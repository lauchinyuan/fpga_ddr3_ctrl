==> flow/design.v <==
`timescale 1ns / 1ps
module axi_slave_wr(
        input   wire        clk             ,
        input   wire        rst_n           ,
        output  reg  [29:0] wr_addr         ,
        output  reg  [7:0]  wr_len          ,
        output  wire [63:0] wr_data         ,
        output  wire        wr_en           ,  
        output  reg         wr_done         ,  
        input   wire [3:0]  s_axi_awid      , 
        input   wire [29:0] s_axi_awaddr    ,
        input   wire [7:0]  s_axi_awlen     ,  
        input   wire [2:0]  s_axi_awsize    ,  
        input   wire [1:0]  s_axi_awburst   ,  
        input   wire        s_axi_awlock    , 
        input   wire [3:0]  s_axi_awcache   , 
        input   wire [2:0]  s_axi_awprot    ,
        input   wire [3:0]  s_axi_awqos     ,
        input   wire        s_axi_awvalid   ,  
        output  reg         s_axi_awready   ,  
        input   wire [63:0] s_axi_wdata     ,  
        input   wire [7:0]  s_axi_wstrb     ,  
        input   wire        s_axi_wlast     ,  
        input   wire        s_axi_wvalid    ,  
        output  reg         s_axi_wready    ,  
        output  wire [3:0]  s_axi_bid       ,
        output  wire [1:0]  s_axi_bresp     ,  
        output  reg         s_axi_bvalid    ,  
        input   wire        s_axi_bready       
    );
    parameter   IDLE    =   3'b001  ,   
                W_WAIT  =   3'b010  ,   
                W       =   3'b011  ,   
                B       =   3'b100  ;   
    reg [2:0]   state       ;
    reg [2:0]   next_state  ;
    wire        s_axi_aw_handshake  ;  
    wire        s_axi_w_handshake   ;  
    wire        s_axi_b_handshake   ;  
    assign  s_axi_aw_handshake = s_axi_awready & s_axi_awvalid  ;
    assign  s_axi_w_handshake  = s_axi_wready  & s_axi_wvalid   ;
    assign  s_axi_b_handshake  = s_axi_bready  & s_axi_bvalid   ;
    reg     err ;
    reg [7:0]   cnt_w_burst         ;  
    always@(posedge clk or negedge rst_n) begin
        if(~rst_n) begin
            state <= IDLE;
        end else begin
            state <= next_state;
        end
    end
    always@(*) begin
        case(state) 
            IDLE: begin
                if(s_axi_aw_handshake) begin  
                    next_state = W_WAIT;
                end else begin
                    next_state = IDLE;
                end
            end
            W_WAIT: begin
                next_state = W;  
            end
            W: begin
                if(s_axi_w_handshake && s_axi_wlast) begin   
                    next_state = B;
                end else begin
                    next_state = W;
                end
            end
            B: begin
                if(s_axi_b_handshake) begin  
                    next_state = IDLE;
                end else begin
                    next_state = B;
                end
            end
            default: begin
                next_state = IDLE;
            end
        endcase
    end
    always@(posedge clk or negedge rst_n) begin
        if(~rst_n) begin
            wr_len  <= 8'd0;
            wr_addr <= 30'b0;
        end else if(state == W_WAIT) begin   
            wr_len  <= s_axi_awlen;
            wr_addr <= s_axi_awaddr;
        end else begin
            wr_len  <= wr_len;
            wr_addr <= wr_addr;
        end
    end
    always@(posedge clk or negedge rst_n) begin
        if(~rst_n) begin
            s_axi_awready <= 1'b1;   
        end else if(s_axi_aw_handshake && state == IDLE) begin  
            s_axi_awready <= 1'b0;
        end else if(state == IDLE) begin
            s_axi_awready <= 1'b1;  
        end else begin
            s_axi_awready <= s_axi_awready;
        end
    end
    always@(posedge clk or negedge rst_n) begin
        if(~rst_n) begin
            cnt_w_burst <= 8'd0;
        end else if(state == W_WAIT) begin  
            cnt_w_burst <= 8'd0;
        end else if(s_axi_w_handshake && state == W) begin  
            cnt_w_burst <= cnt_w_burst + 8'd1;
        end else begin
            cnt_w_burst <= cnt_w_burst;
        end
    end
    always@(posedge clk or negedge rst_n) begin
        if(!rst_n) begin
            s_axi_wready <= 1'b0;
        end else if(state == W_WAIT) begin
            s_axi_wready <= 1'b1;
        end else if(s_axi_w_handshake && s_axi_wlast && state==W) begin  
            s_axi_wready <= 1'b0;
        end else begin
            s_axi_wready <= s_axi_wready;
        end
    end
    always@(posedge clk or negedge rst_n) begin
        if(~rst_n) begin
            err <= 1'b0;
        end else if(state == W && s_axi_wlast && s_axi_w_handshake && (cnt_w_burst!=wr_len)) begin 
            err <= 1'b1;
        end else if(state == B && s_axi_b_handshake) begin  
            err <= 1'b0;
        end else begin
            err <= err;
        end  
    end
    always@(posedge clk or negedge rst_n) begin
        if(~rst_n) begin
            s_axi_bvalid <= 1'b0;
        end else if(state == W && s_axi_wlast && s_axi_w_handshake) begin  
            s_axi_bvalid <= 1'b1;
        end else if(state == B && s_axi_b_handshake) begin  
            s_axi_bvalid <= 1'b0;
        end else begin
            s_axi_bvalid <= s_axi_bvalid;
        end
    end
    assign s_axi_bresp = {err, 1'b0};
    always@(posedge clk or negedge rst_n) begin
        if(~rst_n) begin
            wr_done <= 1'b0; 
        end else if(state == B && s_axi_b_handshake) begin  
            wr_done <= 1'b1;
        end else begin
            wr_done <= 1'b0;
        end
    end
    assign wr_data = (s_axi_w_handshake)?s_axi_wdata:64'b0;   
    assign wr_en = s_axi_w_handshake;
    assign s_axi_bid = 4'd0;
endmodule
### From RTL to reports: axi_slave_wr

The steps from the RTL of axi_slave_wr to its reports follow in flow order.
Line numbers count from 1 in the design file above.
Cell names lack the library's common part.
Not given: --

* top: axi_slave_wr
* clock: clk
* standard-cell library: sky130hd
* corner: tt_025C_1v80

### Elaborated design

Yosys after proc, flatten, opt, wreduce and memory -nomap, before mapping. Memory bits, and registers merged into a memory's read port (data or address), are not among the register bits. Print and check cells are not counted. Equal cells are merged and count once.

* add/subtract/negate cells: 1
* multipliers: 0
* divide/modulo/power cells: 0
* magnitude comparators: 0
* eq/ne operators: 5
* shifts and indexed selects: 0
* mux-type cells: 15
* bitwise logic cells: 3
* reduce/logical cells: 13

Operators with widths (count)
* 64-bit 2-to-1 mux: 1
* 8-bit 2-to-1 mux: 2
* 3-bit case mux with 4-bit select: 1
* 2-bit nonzero test: 5
* 1-bit logical AND: 8
* 8-bit by 1-bit adder with 8-bit output with constant B: 1
* 8-bit != test: 1
* 1-bit 2-to-1 mux: 8
* 3-bit by 2-bit equality test with 1-bit output with constant B: 2
* 3-bit 2-to-1 mux: 2
* 1-bit bitwise AND: 3
* 3-bit by 1-bit equality test with 1-bit output with constant B: 1
* 3-bit equality test with constant B: 1
* 2-bit 2-to-1 mux: 1

* register bits: 54
* bits in latches: 0
* RAM bits: 0
* memory bits (read-only): 0
* clocked read ports x word width: 0
* memory cells: 0
* input bits: 137
* output and inout bits: 113
* cells after elaboration: 46

### Logic depth

Yosys ltp: most cells in a row. Word level: on the elaborated netlist, between registers, memories and ports. Mapped: between sequential cells and ports; inverters and the memories' decode and read muxes count.

* depth in word-level cells: 5
* ABC_AREA: 0
* mapped depth: 5
* gate-level depth less buffers: 5

### After synthesis

The flow's flattened synthesis, as Yosys stat reports it; memories are mapped. The netlist is that of the ABC_AREA named above (0 if unset); the other value can give another one.

* standard cells after synthesis: 246
* synthesis area: 2716.4 sq um
* mapped flip-flops: 55
* buffer cells: 26

Cells by type (count)
* dfrtp_1: 53
* mux2_2: 38
* and3_1: 65
* xnor2_1: 11
* nand2_1: 17
* clkbuf_1: 16
* dfstp_2: 2
* buf_4: 6
* nor2_1: 8
* nand4_4: 1
* nor4_4: 1
* buf_2: 4
* nand3_1: 4
* xor2_1: 2
* a21oi_1: 3
* o21ai_0: 3
* ha_1: 1
* nand4_1: 2

Not listed: further types 7, cells in them 9.

### Timing after synthesis

OpenSTA on the mapped netlist: ideal clock, no wires. The path of least setup slack (recovery checks aside). Input and output delay are each 20% of the period. Register names are those of the netlist, which keeps one name where synthesis merged equal registers.

* kind: register -> output
* start point: reg s_axi_wready
* end point: out wr_data[10]
* period: 2.22 ns
* output delay: 0.444 ns
* arrival time: 1.131 ns
* slack: 0.645 ns
* delay of the path: 1.131 ns
* stages: 4
* synthesis period reached: 1.575 ns

"delay of the path" = arrival - input delay + setup time.
A path that ends at an output port has no setup time.
"stages" counts driving pins, that of a launching flip-flop among them; a cell with two outputs on the path counts twice.
"synthesis period reached" = period - worst setup slack (recovery checks aside). The figure is calculated, with input and output delays left at 20% of the set period.
The rows between start and end are the longest chain of elaborated cells between them; the timing report does not say that the signal goes this way. Where chains are equally long, one stands for them.
Each line given opens the expression or statement behind the cell; cells for indexed reads and writes are added by Yosys, which also makes memories of some case tables.
A register here has more assigning lines than the two given.

* cells stage by stage: dfrtp_1 clkbuf_1 clkbuf_1 and3_1
* cells in the longest elaborated chain: 2
* elaborated cells on any way between the ends: 2
* source lines of those cells: 2

RTL lines, path post-synthesis
* from (decl): line 25 `output  reg         s_axi_wready    ,`
* from (assign): line 119 `s_axi_wready <= 1'b0;`
* from (assign): line 125 `s_axi_wready <= s_axi_wready;`
* 1-bit bitwise AND: line 41 `assign  s_axi_w_handshake  = s_axi_wready  & s_axi_wvalid   ;`
* 64-bit 2-to-1 mux: line 160 `assign wr_data = (s_axi_w_handshake)?s_axi_wdata:64'b0;`
* to (decl): line 7 `output  wire [63:0] wr_data         ,`

Wiki page: axi_slave_wr / flow data

Below are 2 stored runs of the flow (Yosys, OpenROAD; platform sky130hd) on axi_slave_wr, each with its settings, unordered. Constraints: input delay and output delay 20% of the set period each, output load 0.01 pF.

### Run A

Settings: `period_ns=1.61`, `CORE_UTILIZATION=56`, `CAP_MARGIN=20`, `CORE_MARGIN=2`, `SLEW_MARGIN=20`

Did not finish, placement stopped with GPL-0301.

### Run B

Settings: `period_ns=1.02`, `CORE_UTILIZATION=45`, `SETUP_SLACK_MARGIN=0.13`, `HOLD_SLACK_MARGIN=0.27`, `CELL_PAD_IN_SITES_DETAIL_PLACEMENT=2`, `ABC_AREA=0`, `GPL_ROUTABILITY_DRIVEN=0`, `CTS_CLUSTER_SIZE=73`, `CAP_MARGIN=40`, `MIN_ROUTING_LAYER=met1`, `CORE_MARGIN=2`, `SLEW_MARGIN=20`

Did not finish, placement stopped with a tool error.
