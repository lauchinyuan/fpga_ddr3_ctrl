==> flow/design.v <==
`timescale 1ns / 1ps
module axi_master_wr
#(parameter     AXI_WIDTH     = 'd64            ,   
                AXI_AXSIZE    = 3'b011          ,   
                AXI_WSTRB_W   = AXI_WIDTH>>3    )   
(
        input   wire                    clk              ,
        input   wire                    rst_n            ,
        input   wire                    wr_start         ,  
        input   wire [29:0]             wr_addr          ,  
        input   wire [AXI_WIDTH-1:0]    wr_data          ,
        input   wire [7:0]              wr_len           ,  
        output  reg                     wr_done          ,  
        output  wire                    m_axi_w_handshake,  
        output  wire                    wr_ready         ,  
        output  wire [3:0]              m_axi_awid      , 
        output  reg  [29:0]             m_axi_awaddr    ,
        output  reg  [7:0]              m_axi_awlen     ,  
        output  wire [2:0]              m_axi_awsize    ,  
        output  wire [1:0]              m_axi_awburst   ,  
        output  wire                    m_axi_awlock    , 
        output  wire [3:0]              m_axi_awcache   , 
        output  wire [2:0]              m_axi_awprot    ,
        output  wire [3:0]              m_axi_awqos     ,
        output  reg                     m_axi_awvalid   ,  
        input   wire                    m_axi_awready   ,  
        output  wire [AXI_WIDTH-1:0]    m_axi_wdata     ,  
        output  wire [AXI_WSTRB_W-1:0]  m_axi_wstrb     ,  
        output  reg                     m_axi_wlast     ,  
        output  reg                     m_axi_wvalid    ,  
        input   wire                    m_axi_wready    ,  
        input   wire [3:0]              m_axi_bid       ,
        input   wire [1:0]              m_axi_bresp     ,  
        input   wire                    m_axi_bvalid    ,  
        output  reg                     m_axi_bready       
    );
    parameter   M_AXI_AWID      =  4'd0         ,
                M_AXI_AWSIZE    =  AXI_AXSIZE   , 
                M_AXI_AWBURST   =  2'b10        ,  
                M_AXI_AWLOCK    =  1'b0         ,  
                M_AXI_AWCACHE   =  4'b0010      ,  
                M_AXI_AWPROT    =  3'b0         ,
                M_AXI_AWQOS     =  4'b0         ,
                M_AXI_WSTRB     =  'hff         ;
    parameter   IDLE    =   3'b000,   
                WA_WAIT =   3'b001,   
                WA      =   3'b010,   
                W_WAIT  =   3'b011,   
                W       =   3'b100,   
                B_WAIT  =   3'b101,   
                B       =   3'b110;   
    reg [2:0]   state       ;
    reg [2:0]   next_state  ;
    wire        m_axi_aw_handshake;   
    wire        m_axi_b_handshake;    
    reg [7:0]   cnt_w_burst     ;     
    assign      m_axi_aw_handshake  = m_axi_awready & m_axi_awvalid ;
    assign      m_axi_w_handshake   = m_axi_wready  & m_axi_wvalid  ;
    assign      m_axi_b_handshake   = m_axi_bready  & m_axi_bvalid  ;   
    assign  m_axi_awid    = M_AXI_AWID      ;
    assign  m_axi_awsize  = M_AXI_AWSIZE    ;
    assign  m_axi_awburst = M_AXI_AWBURST   ;
    assign  m_axi_awlock  = M_AXI_AWLOCK    ;
    assign  m_axi_awcache = M_AXI_AWCACHE   ;
    assign  m_axi_awprot  = M_AXI_AWPROT    ;
    assign  m_axi_awqos   = M_AXI_AWQOS     ;
    assign  m_axi_wstrb   = M_AXI_WSTRB     ;
    always@(posedge clk or negedge rst_n) begin
        if(~rst_n) begin
            state <= IDLE;
        end else begin
            state <= next_state;
        end
    end
    always@(*) begin
        case(state) 
            IDLE: begin
                if(wr_start) begin
                    next_state = WA_WAIT;
                end else begin
                    next_state = IDLE;
                end
            end
            WA_WAIT: begin
                next_state = WA;
            end
            WA: begin
                if(m_axi_aw_handshake) begin  
                    next_state = W_WAIT;
                end else begin
                    next_state = WA;
                end
            end
            W_WAIT: begin
                next_state = W;
            end
            W: begin
                if(m_axi_w_handshake && m_axi_wlast) begin  
                    next_state = B_WAIT;
                end else begin
                    next_state = W;
                end
            end
            B_WAIT: begin
                next_state = B;
            end
            B: begin
                if(m_axi_b_handshake) begin   
                    next_state = IDLE;
                end else begin
                    next_state = B;
                end
            end
            default: begin
                next_state = IDLE;
            end
        endcase
    end
    always@(posedge clk or negedge rst_n) begin
        if(~rst_n) begin
            m_axi_awvalid <= 1'b0;
        end else if(state == WA_WAIT) begin  
            m_axi_awvalid <= 1'b1;
        end else if(m_axi_aw_handshake) begin  
            m_axi_awvalid <= 1'b0;
        end else begin
            m_axi_awvalid <= m_axi_awvalid;
        end
    end
    always@(posedge clk or negedge rst_n) begin
        if(~rst_n) begin
            m_axi_awaddr <= 30'b0;
            m_axi_awlen  <= 8'd0;
        end else if(state == WA_WAIT) begin  
            m_axi_awaddr <= wr_addr;
            m_axi_awlen  <= wr_len;
        end else begin
            m_axi_awaddr <= m_axi_awaddr;
            m_axi_awlen  <= m_axi_awlen;
        end
    end
    always@(posedge clk or negedge rst_n) begin
        if(~rst_n) begin
            cnt_w_burst <= 8'd0;
        end else if(state == W_WAIT) begin  
            cnt_w_burst <= 8'd0;
        end else if(state == W && m_axi_w_handshake && cnt_w_burst < wr_len) begin  
            cnt_w_burst <= cnt_w_burst + 8'd1;
        end else begin
            cnt_w_burst <= cnt_w_burst;
        end
    end
    always@(*) begin
        if((cnt_w_burst == m_axi_awlen) && m_axi_w_handshake && (state == W)) begin  
            m_axi_wlast = 1'b1;
        end else begin
            m_axi_wlast = 1'b0;
        end
    end
    always@(posedge clk or negedge rst_n) begin
        if(~rst_n) begin
            m_axi_wvalid <= 1'b0;
        end else if(state == W_WAIT) begin
            m_axi_wvalid <= 1'b1;
        end else if(state == W && m_axi_w_handshake && m_axi_wlast) begin  
            m_axi_wvalid <= 1'b0;
        end else begin
            m_axi_wvalid <= m_axi_wvalid;
        end
    end
    assign m_axi_wdata = wr_data;
    always@(posedge clk or negedge rst_n) begin
        if(~rst_n) begin
            m_axi_bready <= 1'b0;
        end else if(state == B_WAIT) begin   
            m_axi_bready <= 1'b1;
        end else if(state == B && m_axi_b_handshake) begin  
            m_axi_bready <= 1'b0;
        end else begin
            m_axi_bready <= m_axi_bready;
        end
    end
    always@(posedge clk or negedge rst_n) begin
        if(~rst_n) begin
            wr_done <= 1'b0;
        end else if(m_axi_b_handshake && state == B) begin  
            wr_done <= 1'b1;
        end else begin
            wr_done <= 1'b0;
        end
    end
    assign wr_ready = (state == IDLE)?1'b1:1'b0;   
endmodule
== From RTL to reports: axi_master_wr ==
The steps from the RTL of axi_master_wr to its reports follow in flow order.
Lines are those of the file above, counted from 1.
Operators: Yosys type, input widths -> output width; for muxes data width and select width s.
Library cell names are shortened.
A cell with n/a has no value.

* Top module: axi_master_wr
* Clock input: clk
* Library: sky130hd
* Library corner: tt_025C_1v80

== Word-level counts ==
Yosys after proc, flatten, opt, wreduce and memory -nomap, before mapping. Memory bits, and registers merged into a memory's read port (data or address), are not among the register bits. Print and check cells are not counted. Equal cells are merged and count once.

* Add/subtract/negate cells: 1
* Multiply operators: 0
* Div/mod/pow operators: 0
* Magnitude comparators: 1
* Eq/ne operators: 7
* Shifts and indexed selects: 0
* Muxes and demuxes: 16
* Bitwise operators: 3
* Reduce/logical cells: 12

{| class="wikitable"
|+ Operators with widths
! kind !! number
|-
| $pmux 3 s7 || 1
|-
| $mux 8 || 2
|-
| $mux 1 || 12
|-
| $eq 3x3->1 const B || 3
|-
| $reduce_bool 2->1 || 4
|-
| $add 8x1->8 const B || 1
|-
| $lt 8x8->1 || 1
|-
| $eq 8x8->1 || 1
|-
| $logic_and 1x1->1 || 7
|-
| $eq 3x2->1 const B || 2
|-
| $and 1x1->1 || 3
|-
| $eq 3x1->1 const B || 1
|-
| $logic_not 3->1 || 1
|-
| $mux 3 || 1
|}

* Bits in registers: 53
* Latch bits: 0
* Memory bits (writable): 0
* ROM bits: 0
* Clocked read ports x word width: 0
* Memory cells: 0
* Bits of input ports: 114
* Word-level cells: 48

== Depth ==
Depth = most cells in a row (Yosys ltp): at word level without a register or memory, in the mapped netlist without a sequential cell, where the memories' decode and read muxes count.

* Depth after elaboration: 7
* ABC_AREA: 0
* Gate-level depth with buffers: 7
* Mapped depth without buffers: 7

== After synthesis ==
The flow's flattened synthesis, as Yosys stat reports it; memories are mapped. The netlist is that of the ABC_AREA named above (0 if unset); the other value can give another one.
The area totals of this step are shown rounded.

{| class="wikitable"
|+ Cells by type
! cell !! number
|-
| dfrtp_1 || 56
|-
| buf_4 || 93
|-
| mux2_2 || 38
|-
| ha_1 || 8
|-
| xnor2_1 || 8
|-
| a2111oi_4 || 2
|-
| a21o_1 || 7
|-
| inv_1 || 13
|-
| or3_1 || 6
|-
| dfstp_2 || 1
|-
| a21oi_1 || 5
|-
| o21ai_0 || 5
|-
| nand2_1 || 6
|-
| nand4_1 || 3
|-
| xor2_1 || 2
|-
| o311ai_2 || 1
|-
| buf_1 || 4
|-
| nand3_1 || 3
|}

Other cell types: 13; their cells: 19.

* Cell count: 280
* Mapped area: 3200 µm²
* Sequential part of the area: 1430 µm²
* Mapped flip-flops: 57
* Buffer cells: 98

== Worst setup path after synthesis ==
Path of least setup slack by OpenSTA after synthesis, without wires, with an ideal clock, recovery checks aside; 20% of the period is set as input and as output delay. Where synthesis merged equal registers, the netlist keeps one of their names.

* Kind: input -> register
* Start point: in wr_len[7]
* End point: reg cnt_w_burst[7]
* Period: 2.06 ns
* External input delay: 0.412 ns
* Launch time at the first pin: 0.412 ns
* Data arrival time: 2.069 ns
* Required time: 1.982 ns
* Setup slack: -0.087 ns
* Path delay: 1.735 ns
* Stages on the path: 7
* Path buffers: 0
* Synthesis period reached: 2.147 ns

"path delay" is the arrival time less input delay plus setup time.
"stages on the path" counts driving pins, that of a launching flip-flop among them; a cell with two outputs on the path counts twice.
"synthesis period reached" = period - worst setup slack (recovery checks aside). The figure is calculated, with input and output delays left at 20% of the set period.
The rows between start and end are the longest chain of elaborated cells between them; the timing report does not say that the signal goes this way. Where chains are equally long, one stands for them.
A line is the first line of the expression or statement that the cell stems from. Yosys adds cells for indexed reads and writes and turns some case tables into memories.
A register here has more assigning lines than the two given.

* Cells stage by stage: inv_1 -> ha_1 -> and4_4 -> a2111oi_4 -> o311ai_2 -> or4_1 -> a21oi_1
* Length of the longest elaborated chain: 4
* Elaborated cells between the ends (all ways): 5
* RTL lines with such cells: 2
* Those cells by class: compare: 1; mux: 2; reduce/logical: 2

{| class="wikitable"
|+ RTL lines, path after synthesis
! element !! line !! RTL
|-
| start: declaration || 12 || <nowiki>input   wire [7:0]              wr_len           ,</nowiki>
|-
| $lt 8x8->1 || 147 || <nowiki>end else if(state == W && m_axi_w_handshake && cnt_w_burst < wr_len) begin</nowiki>
|-
| $logic_and 1x1->1 || 147 ||
|-
| $mux 8 || 147 ||
|-
| $mux 8 || 145 || <nowiki>end else if(state == W_WAIT) begin</nowiki>
|-
| end: assignment || 148 || <nowiki>cnt_w_burst <= cnt_w_burst + 8'd1;</nowiki>
|-
| end: assignment || 150 || <nowiki>cnt_w_burst <= cnt_w_burst;</nowiki>
|-
| end: declaration || 56 || <nowiki>reg [7:0]   cnt_w_burst     ;</nowiki>
|}

== Timing after layout ==
From the final timing report of job 1: the path of least setup slack in the routed layout; clock arrival at registers is part of the times.

* Kind: register -> register
* Start point: reg cnt_w_burst[6]
* End point: reg cnt_w_burst[6]
* Period: 2.08 ns
* Launch time at the first pin: 0.34 ns
* Data arrival time: 2.60 ns
* Required time: 2.35 ns
* Setup slack: -0.25 ns
* Stages on the path: 10
* Path buffers: 3

The rows between start and end are the longest chain of elaborated cells between them; the timing report does not say that the signal goes this way. Where chains are equally long, one stands for them.
A register here has more assigning lines than the two given.

* Cells stage by stage: dfrtp_1 -> buf_6 -> ha_4 -> a21o_1 -> a2111oi_4 -> buf_4 -> buf_6 -> o31ai_4 -> or3_1 -> a21oi_1
* Length of the longest elaborated chain: 4
* Elaborated cells between the ends (all ways): 6
* RTL lines with such cells: 3
* Those cells by class: add/sub: 1; compare: 1; mux: 2; reduce/logical: 2

{| class="wikitable"
|+ RTL lines, path post-layout
! element !! line !! RTL
|-
| start: declaration || 56 || <nowiki>reg [7:0]   cnt_w_burst     ;</nowiki>
|-
| start: assignment || 148 || <nowiki>cnt_w_burst <= cnt_w_burst + 8'd1;</nowiki>
|-
| start: assignment || 150 || <nowiki>cnt_w_burst <= cnt_w_burst;</nowiki>
|-
| $lt 8x8->1 || 147 || <nowiki>end else if(state == W && m_axi_w_handshake && cnt_w_burst < wr_len) begin</nowiki>
|-
| $logic_and 1x1->1 || 147 ||
|-
| $mux 8 || 147 ||
|-
| $mux 8 || 145 || <nowiki>end else if(state == W_WAIT) begin</nowiki>
|-
| end: assignment || 148 ||
|-
| end: assignment || 150 ||
|-
| end: declaration || 56 ||
|}

--- measured runs ---
Settings and measured results of 2 stored flow runs for module axi_master_wr (sky130hd), not sorted in any way. The constraints put input and output delay at 20% of the set period each and load the outputs with 0.01 pF.
"clock period reached" is the run's clock period less its worst setup slack. It is reckoned from that one timing run; input and output delays stay at 20% of the period that was set.
"critical setup path time": the worst setup path's part of the clock period (all of it between registers, 20% less for each end at a port) less its slack. A launch clock that arrives late makes it longer, a capture clock that arrives late makes it shorter.
By "total power of the final layout" is meant OpenSTA's value without simulated activity: inputs other than the clock are taken to toggle once in ten clock periods, and the tool carries that through the logic.
The results are shown rounded.

=== Job 1 ===
{| class="wikitable"
! Setting !! Value
|-
| period_ns || 2.08
|-
| CORE_UTILIZATION || 32
|-
| SETUP_SLACK_MARGIN || 0.19
|-
| PLACE_DENSITY || 0.85
|-
| CORE_MARGIN || 5
|-
| TNS_END_PERCENT || 75
|-
| MIN_ROUTING_LAYER || met2
|-
| CAP_MARGIN || 20
|-
| SLEW_MARGIN || 20
|-
! Result !! Value
|-
| Clock period reached || 2.334 ns
|-
| Synthesis area || 3200 µm²
|-
| Standard-cell area after layout || 4200 µm²
|-
| Critical setup path time || 2.33 ns
|-
| Critical path type || register -> register
|-
| Setup slack of the worst path || -0.254 ns
|-
| Utilization of the finished layout || 43.0%
|-
| Final setup TNS || -1.57 ns
|-
| Total power of the final layout || 2.95 mW
|-
| Die outline area || 12100 µm²
|}

=== Job 2 ===
{| class="wikitable"
! Setting !! Value
|-
| period_ns || 1.78
|-
| CORE_UTILIZATION || 54
|-
| PLACE_DENSITY || 0.56
|-
| CELL_PAD_IN_SITES_GLOBAL_PLACEMENT || 2
|-
| CELL_PAD_IN_SITES_DETAIL_PLACEMENT || 2
|-
| TNS_END_PERCENT || 70
|-
| GPL_ROUTABILITY_DRIVEN || 0
|-
| SLEW_MARGIN || 5
|-
| CAP_MARGIN || 20
|-
| CORE_MARGIN || 2
|}
No results, placement failed with DPL-0033.
--- end ---
